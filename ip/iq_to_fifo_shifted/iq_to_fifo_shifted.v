==> flow/design.v <==
module iq_to_fifo_shifted #
(
    parameter iq_width = 56 
)
(
    input wire axis_aclk,
    input [7:0] distance,
    input s00_axis_i48_tvalid,
    input [iq_width-1 : 0] s00_axis_i48_tdata,
    input s01_axis_q48_tvalid,
    input [iq_width-1 : 0] s01_axis_q48_tdata,
	input s02_axis_i48_sub_tvalid,
    input [iq_width-1 : 0] s02_axis_i48_sub_tdata,
    input s03_axis_q48_sub_tvalid,
    input [iq_width-1 : 0] s03_axis_q48_sub_tdata,
    input s04_axis_i96_tvalid,
    input [31 : 0] s04_axis_i96_tdata,
    input s05_axis_q96_tvalid,
    input [31 : 0] s05_axis_q96_tdata,
    input wire m00_axis_tready,
    output reg [31 : 0] m00_axis_tdata,
    output reg m00_axis_tlast,
    output reg m00_axis_tvalid
);
localparam S0 = 0;  
localparam S1 = 1; 
localparam S2 = 2;  
localparam S3 = 3;
localparam S4 = 4;
localparam S5 = 5;
localparam S6 = 6;
localparam S7 = 7;
localparam S8 = 8;
localparam S9 = 9;
localparam S10 = 10;
localparam S11 = 11;
localparam S12 = 12;
localparam S13 = 13;
localparam S14 = 14;
localparam S15 = 15;
localparam S16 = 16;
localparam RX0I	= 0;
localparam RX0Q	= 1;
localparam RX1I	= 2;
localparam RX1Q	= 3;
localparam RTS0I = 4;
localparam RTS0Q = 5;
localparam RTS1I = 6;
localparam RTS1Q = 7;
reg [2:0] step_96k = 0;
reg [7:0] state = S0;
reg data48k_ready = 0;
reg data48k_sub_ready = 0;
reg data96k_ready = 0;
reg [31:0] data [0:7];
reg [31:0] data_shifted;
always @(posedge axis_aclk) 
begin
    case (state)
    S0: begin
        m00_axis_tvalid <= 0;
        m00_axis_tlast <= 0;
        m00_axis_tdata <= 32'b0;
        if (s00_axis_i48_tvalid == 1)
        begin         
            data_shifted = s00_axis_i48_tdata[(distance-1) -: 32];
			data [RX0I] <= data_shifted;
            data_shifted = s01_axis_q48_tdata[(distance-1) -: 32];
            data [RX0Q] <= data_shifted;
            data48k_ready <= 1;
        end
		if (s02_axis_i48_sub_tvalid == 1)
        begin     
			data_shifted = s02_axis_i48_sub_tdata[(distance-1) -: 32];
            data [RX1I] <= data_shifted;
            data_shifted = s03_axis_q48_sub_tdata[(distance-1) -: 32];
            data [RX1Q] <= data_shifted;
            data48k_sub_ready <= 1;
        end 
        if (s04_axis_i96_tvalid == 1 && step_96k == 0)
        begin
            data [RTS0I] <= s04_axis_i96_tdata;
            data [RTS0Q] <= s05_axis_q96_tdata;
            step_96k <= 1;
        end
        else if (s04_axis_i96_tvalid == 1 && step_96k == 1)
        begin
            data [RTS1I] <= s04_axis_i96_tdata;
            data [RTS1Q] <= s05_axis_q96_tdata;
            step_96k <= 0;
            data96k_ready <= 1;
        end
        if (data48k_ready == 1 && data48k_sub_ready == 1 && data96k_ready == 1)
        begin
            state <= S1;
        end
    end
    S1: begin
        if (m00_axis_tready == 1)
        begin
            m00_axis_tvalid <= 1;
            m00_axis_tdata <= data [RX0I];
            state <= S3;
        end
    end
    S2: begin
        m00_axis_tvalid <= 0;
        state <= S3;
    end
    S3: begin
        if (m00_axis_tready == 1)
        begin
            m00_axis_tvalid <= 1;
            m00_axis_tdata <= data [RX0Q];
            state <= S5;
        end
    end
    S4: begin
        m00_axis_tvalid <= 0;
        state <= S5;
    end
    S5: begin
        if (m00_axis_tready == 1)
        begin
            m00_axis_tvalid <= 1;
            m00_axis_tdata <= data [RX1I];
            state <= S7;
        end 
    end
    S6: begin
        m00_axis_tvalid <= 0;
        state <= S7;
    end
    S7: begin
        if (m00_axis_tready == 1)
        begin
            m00_axis_tvalid <= 1;
            m00_axis_tdata <= data [RX1Q];
            state <= S9;
        end 
    end
    S8: begin
        m00_axis_tvalid <= 0;
        state <= S9;
    end
    S9: begin
        if (m00_axis_tready == 1)
        begin
            m00_axis_tvalid <= 1;
            m00_axis_tdata <= data [RTS0I];
            state <= S11;
        end
    end
    S10: begin
        m00_axis_tvalid <= 0;
        state <= S11;
    end
    S11: begin
        if (m00_axis_tready == 1)
        begin
            m00_axis_tvalid <= 1;
            m00_axis_tdata <= data [RTS0Q];
            state <= S13;
        end        
    end
    S12: begin
        m00_axis_tvalid <= 0;
        state <= S13;
    end
    S13: begin
        if (m00_axis_tready == 1)
        begin
            m00_axis_tvalid <= 1;
            m00_axis_tdata <= data [RTS1I];
            state <= S15;
        end
    end
    S14: begin
        m00_axis_tvalid <= 0;
        state <= S15;
    end
    S15: begin
        if (m00_axis_tready == 1)
        begin
            m00_axis_tvalid <= 1;
            m00_axis_tlast <= 1;
            m00_axis_tdata <= data [RTS1Q];
            state <= S16;
        end        
    end
    S16: begin
        if (m00_axis_tready == 1)
        begin
            m00_axis_tvalid <= 0;
            m00_axis_tlast <= 0;
            state <= S0;
            data48k_ready <= 0;
			data48k_sub_ready <= 0;
            data96k_ready <= 0;
        end
    end
    endcase
end
endmodule
-- Tool chain data of iq_to_fifo_shifted
What the tools print for iq_to_fifo_shifted, step after step.
Lines are those of the file above, counted from 1.
Cell names lack the library's common part.
A cell with n/a has no value.
- top: iq_to_fifo_shifted
- clock input: axis_aclk
- cell library: sky130hd
- timing corner: tt_025C_1v80

-- Word-level counts
Source: Yosys, flattened and elaborated. Widths are those after wreduce. Registers that Yosys merges into a memory's read port (data or address) are not register bits. Print and check cells do not count. Equal cells are merged and count once.
- muxes and demuxes at 32
- shifts and indexed selects at 4
- bitwise gates (word level) at 1
- add/subtract/negate cells: 3
- noted equality and inequality tests: 31
- noted reductions and logical operators: 26
- operator list (operator ; number):
    case mux 32 bit (select 9 bit) ; 1
    two-way mux 32 bit ; 8
    variable part select 56 x 11 -> 32 bit ; 4
    case mux 8 bit (select 17 bit) ; 1
    two-way mux 8 bit ; 10
    equality test 8 x 4 -> 1 bit (second input constant) ; 8
    equality test 8 x 3 -> 1 bit (second input constant) ; 4
    != test 2 bit (second input constant) ; 14
    nonzero test 17 bit ; 1
    equality test 8 x 2 -> 1 bit (second input constant) ; 2
    OR reduction 8 bit ; 2
    AND reduction 3 bit ; 5
    subtractor 10 x 7 -> 11 bit (second input constant) ; 1
    AND reduction 11 bit ; 1
    nonzero test 10 bit ; 1
    adder 9 x 2 -> 10 bit (second input constant) ; 1
    subtractor 8 x 1 -> 9 bit (second input constant) ; 1
    AND reduction 9 bit ; 1
    nonzero test 9 bit ; 1
    AND reduction 2 bit ; 4
    equality test 8 x 1 -> 1 bit (second input constant) ; 1
    equality test 8 x 5 -> 1 bit (second input constant) ; 1
    logical NOT 8 bit ; 1
    two-way mux 1 bit ; 7
    case mux 1 bit (select 3 bit) ; 2
    case mux 1 bit (select 2 bit) ; 3
    logical AND 1 bit ; 4
    nonzero test 2 bit ; 2
Other operator kinds: 5; their cells: 5.
- output and inout bits: 34
- cells after elaboration: 113
- flip-flop bits (word level): 302
- noted input port bits: 304

-- Depth
Yosys ltp: most cells in a row. Word level: on the elaborated netlist, between registers, memories and ports. Mapped: between sequential cells and ports; inverters and the memories' decode and read muxes count.
- depth in word-level cells: 4
- ABC_AREA at 0
- noted gate-level depth with buffers: 19
- mapped depth without buffers: 9

-- Mapped cells and area
Yosys stat after the flow's synthesis: flattened, memories mapped to cells. It holds for the ABC_AREA given above (unset counts as 0); a run with the other value may have another netlist.
Totals and module areas in this step are rounded.
- noted flip-flops: 299
- area of sequential cells: 8979 µm²
- mapped cells: 2614
- buffers: 262
- noted mapped area: 26050 µm²
- cell types (cell ; number ; total area (µm²)):
    edfxtp_1 ; 299 ; 8.98E+03
    mux4_2 ; 224 ; 5.04E+03
    mux2i_1 ; 166 ; 1.66E+03
    nor2_1 ; 404 ; 1.52E+03
    nand2_1 ; 298 ; 1.12E+03
    a21oi_1 ; 115 ; 575.552
    clkbuf_1 ; 134 ; 502.982
    buf_2 ; 98 ; 490.47
    o21ai_0 ; 91 ; 455.437
    nand3_1 ; 85 ; 425.408
    o211ai_1 ; 55 ; 412.896
    a22oi_1 ; 52 ; 390.374
    nor3_1 ; 77 ; 385.37
    o221ai_1 ; 42 ; 367.853
    a222oi_1 ; 35 ; 350.336
    a221oi_1 ; 39 ; 341.578
    mux2_2 ; 26 ; 292.781
    a22o_1 ; 30 ; 262.752
Not listed: further types 64, cells in them 344.

-- Timing after synthesis
Path of least setup slack by OpenSTA after synthesis, without wires, with an ideal clock, recovery checks aside; 20% of the period is set as input and as output delay. Where synthesis merged equal registers, the netlist keeps one of their names.
- path kind: flip-flop to flip-flop
- start point: reg state[2]
- end point: reg data[4][0]
- noted time at the first pin: 0.000 ns
- clock period: 5.6 ns
- stages at 6
- noted library setup time: 0.494 ns
- required time: 5.106 ns
- noted data arrival time: 4.455 ns
- noted path buffers: 1
- path delay at 4.949 ns
- path slack at 0.651 ns
- synthesis period reached at 4.949 ns
"path delay" = arrival - input delay + setup time.
"stages" counts driving pins, that of a launching flip-flop among them; a cell with two outputs on the path counts twice.
"synthesis period reached" = period - worst setup slack (recovery checks aside). The figure is calculated, with input and output delays left at 20% of the set period.
Between the ends stands the longest chain of elaborated cells between them, by number of cells; it is not shown to be the way that was timed. Of several equally long chains one is given.
A line is the first line of the expression or statement that the cell stems from. Yosys adds cells for indexed reads and writes and turns some case tables into memories.
At most two assigning lines are given for a register; there are more.
- path through: edfxtp_1 -> clkbuf_1 -> nor4_1 -> nor2b_1 -> and2_1 -> nor2b_1
- length of the longest elaborated chain at 2
- elaborated cells on any way between the ends: 2
- noted source lines of those cells: 1
- classes of those cells: reduce/logical (2)
- RTL lines, path post-synthesis (item ; RTL line ; RTL):
    start: declaration ; 51 ; reg [7:0] state = S0;
    start: assignment ; 95 ; state <= S1;
    start: assignment ; 103 ; state <= S3;
    logical NOT 8 bit ; 59 ; case (state)
    AND reduction 2 bit ; n/a ;
    end: assignment ; 82 ; data [RTS0I] <= s04_axis_i96_tdata;
    end: declaration ; 55 ; reg [31:0] data [0:7];

-- Path in the finished layout
From the final timing report of flow run 1: the path of least setup slack in the routed layout; clock arrival at registers is part of the times.
- path kind: input port to flip-flop
- start point: in distance[1]
- end point: reg data[0][23]
- noted input delay: 1.32 ns
- noted library setup time: 0.26 ns
- clock period: 6.59 ns
- stages at 12
- required time: 6.85 ns
- noted time at the first pin: 1.32 ns
- noted data arrival time: 5.49 ns
- path slack at 1.36 ns
- noted path buffers: 3
Between the ends stands the longest chain of elaborated cells between them, by number of cells; it is not shown to be the way that was timed. Of several equally long chains one is given.
- path through: clkdlybuf4s50_1 -> inv_1 -> ha_4 -> nand4bb_1 -> a211o_1 -> o211a_1 -> buf_4 -> nor4_4 -> buf_4 -> nand3_2 -> or2_0 -> o2111ai_1
- length of the longest elaborated chain at 4
- elaborated cells on any way between the ends: 4
- classes of those cells: add/sub (3); shift (1)
- RTL lines, path post-layout (item ; RTL line ; RTL):
    start: declaration ; 7 ; input [7:0] distance,
    subtractor 8 x 1 -> 9 bit ; 66 ; data_shifted = s00_axis_i48_tdata[(distance-1) -: 32];
    adder 9 x 2 -> 10 bit ; 66 ;
    subtractor 10 x 7 -> 11 bit ; 66 ;
    variable part select 56 x 11 -> 32 bit ; 66 ;
    end: assignment ; 67 ; data [RX0I] <= data_shifted;
    end: declaration ; 55 ; reg [31:0] data [0:7];

Wiki page: iq_to_fifo_shifted / flow data

Design iq_to_fifo_shifted on sky130hd. What follows are 2 stored runs of the flow, each under its own settings; their order means nothing. The constraints put input and output delay at 20% of the set period each and load the outputs with 0.01 pF.
"clock period achieved" is the run's clock period less its worst setup slack. It is reckoned from that one timing run; input and output delays stay at 20% of the period that was set.
By "critical path time" is meant the share of the clock period that the worst setup path is allowed (20% is reserved at inputs, 20% at outputs), minus its slack. Clock arrival times at its registers enter into it.
Results are given in rounded form.

Flow run 1

==> flow/run.sh <==
#!/bin/bash
# the make line also repeats the synthesis and layout settings of config.mk as NAME=value (left out here)
make -C /OpenROAD-flow-scripts/flow DESIGN_CONFIG=/design/flow/config.mk WORK_HOME=/design/flow/orfs CLKGATE_MAP_FILE= finish
==> flow/config.mk <==
export PLATFORM = sky130hd
export DESIGN_NAME = iq_to_fifo_shifted
export DESIGN_NICKNAME = iq_to_fifo_shifted
export VERILOG_FILES = /design/flow/design.v
export SDC_FILE = /design/flow/constraint.sdc
export NUM_CORES = 4
export LEC_CHECK = 0
export ABC_AREA = 0
export CAP_MARGIN = 35
export CELL_PAD_IN_SITES_GLOBAL_PLACEMENT = 1
export CORE_MARGIN = 8
export CORE_UTILIZATION = 38
export GPL_ROUTABILITY_DRIVEN = 1
export MAX_ROUTING_LAYER = met5
export PLACE_DENSITY_LB_ADDON = 0.25
export SETUP_SLACK_MARGIN = 1.32
export SLEW_MARGIN = 20
==> flow/constraint.sdc <==
create_clock -name core_clock -period 6.59 [get_ports {axis_aclk}]
set_input_delay 1.3180 -clock core_clock [delete_from_list [all_inputs] [get_ports {axis_aclk}]]
set_output_delay 1.3180 -clock core_clock [all_outputs]
set_load 0.01 [all_outputs]

Measured in flow run 1:
- noted the clock period achieved: 5.229 ns
- noted the critical path time: 3.91 ns
- kind of the worst setup path: input port to flip-flop
- summed negative setup slack: 0.000 ns
- standard-cell area of the final layout: 31380 µm²
- overall die area: 77190 µm²
- noted the cell area after synthesis: 26050 µm²
- worst hold slack after layout: 0.531 ns
- noted the utilization: 46.0%
- worst setup slack after layout at 1.361 ns

Flow run 2

==> flow/run.sh <==
#!/bin/bash
# the make line also repeats the synthesis and layout settings of config.mk as NAME=value (left out here)
make -C /OpenROAD-flow-scripts/flow DESIGN_CONFIG=/design/flow/config.mk WORK_HOME=/design/flow/orfs CLKGATE_MAP_FILE= finish
==> flow/config.mk <==
export PLATFORM = sky130hd
export DESIGN_NAME = iq_to_fifo_shifted
export DESIGN_NICKNAME = iq_to_fifo_shifted
export VERILOG_FILES = /design/flow/design.v
export SDC_FILE = /design/flow/constraint.sdc
export NUM_CORES = 4
export LEC_CHECK = 0
export CAP_MARGIN = 20
export CELL_PAD_IN_SITES_GLOBAL_PLACEMENT = 2
export CORE_MARGIN = 2
export CORE_UTILIZATION = 57
export CTS_CLUSTER_DIAMETER = 397
export CTS_CLUSTER_SIZE = 75
export GPL_ROUTABILITY_DRIVEN = 0
export PLACE_DENSITY = 0.75
export SETUP_SLACK_MARGIN = 0.62
export SLEW_MARGIN = 20
==> flow/constraint.sdc <==
create_clock -name core_clock -period 3.21 [get_ports {axis_aclk}]
set_input_delay 0.6420 -clock core_clock [delete_from_list [all_inputs] [get_ports {axis_aclk}]]
set_output_delay 0.6420 -clock core_clock [all_outputs]
set_load 0.01 [all_outputs]

Flow run 2: not finished: placement ended with error GPL-0301.
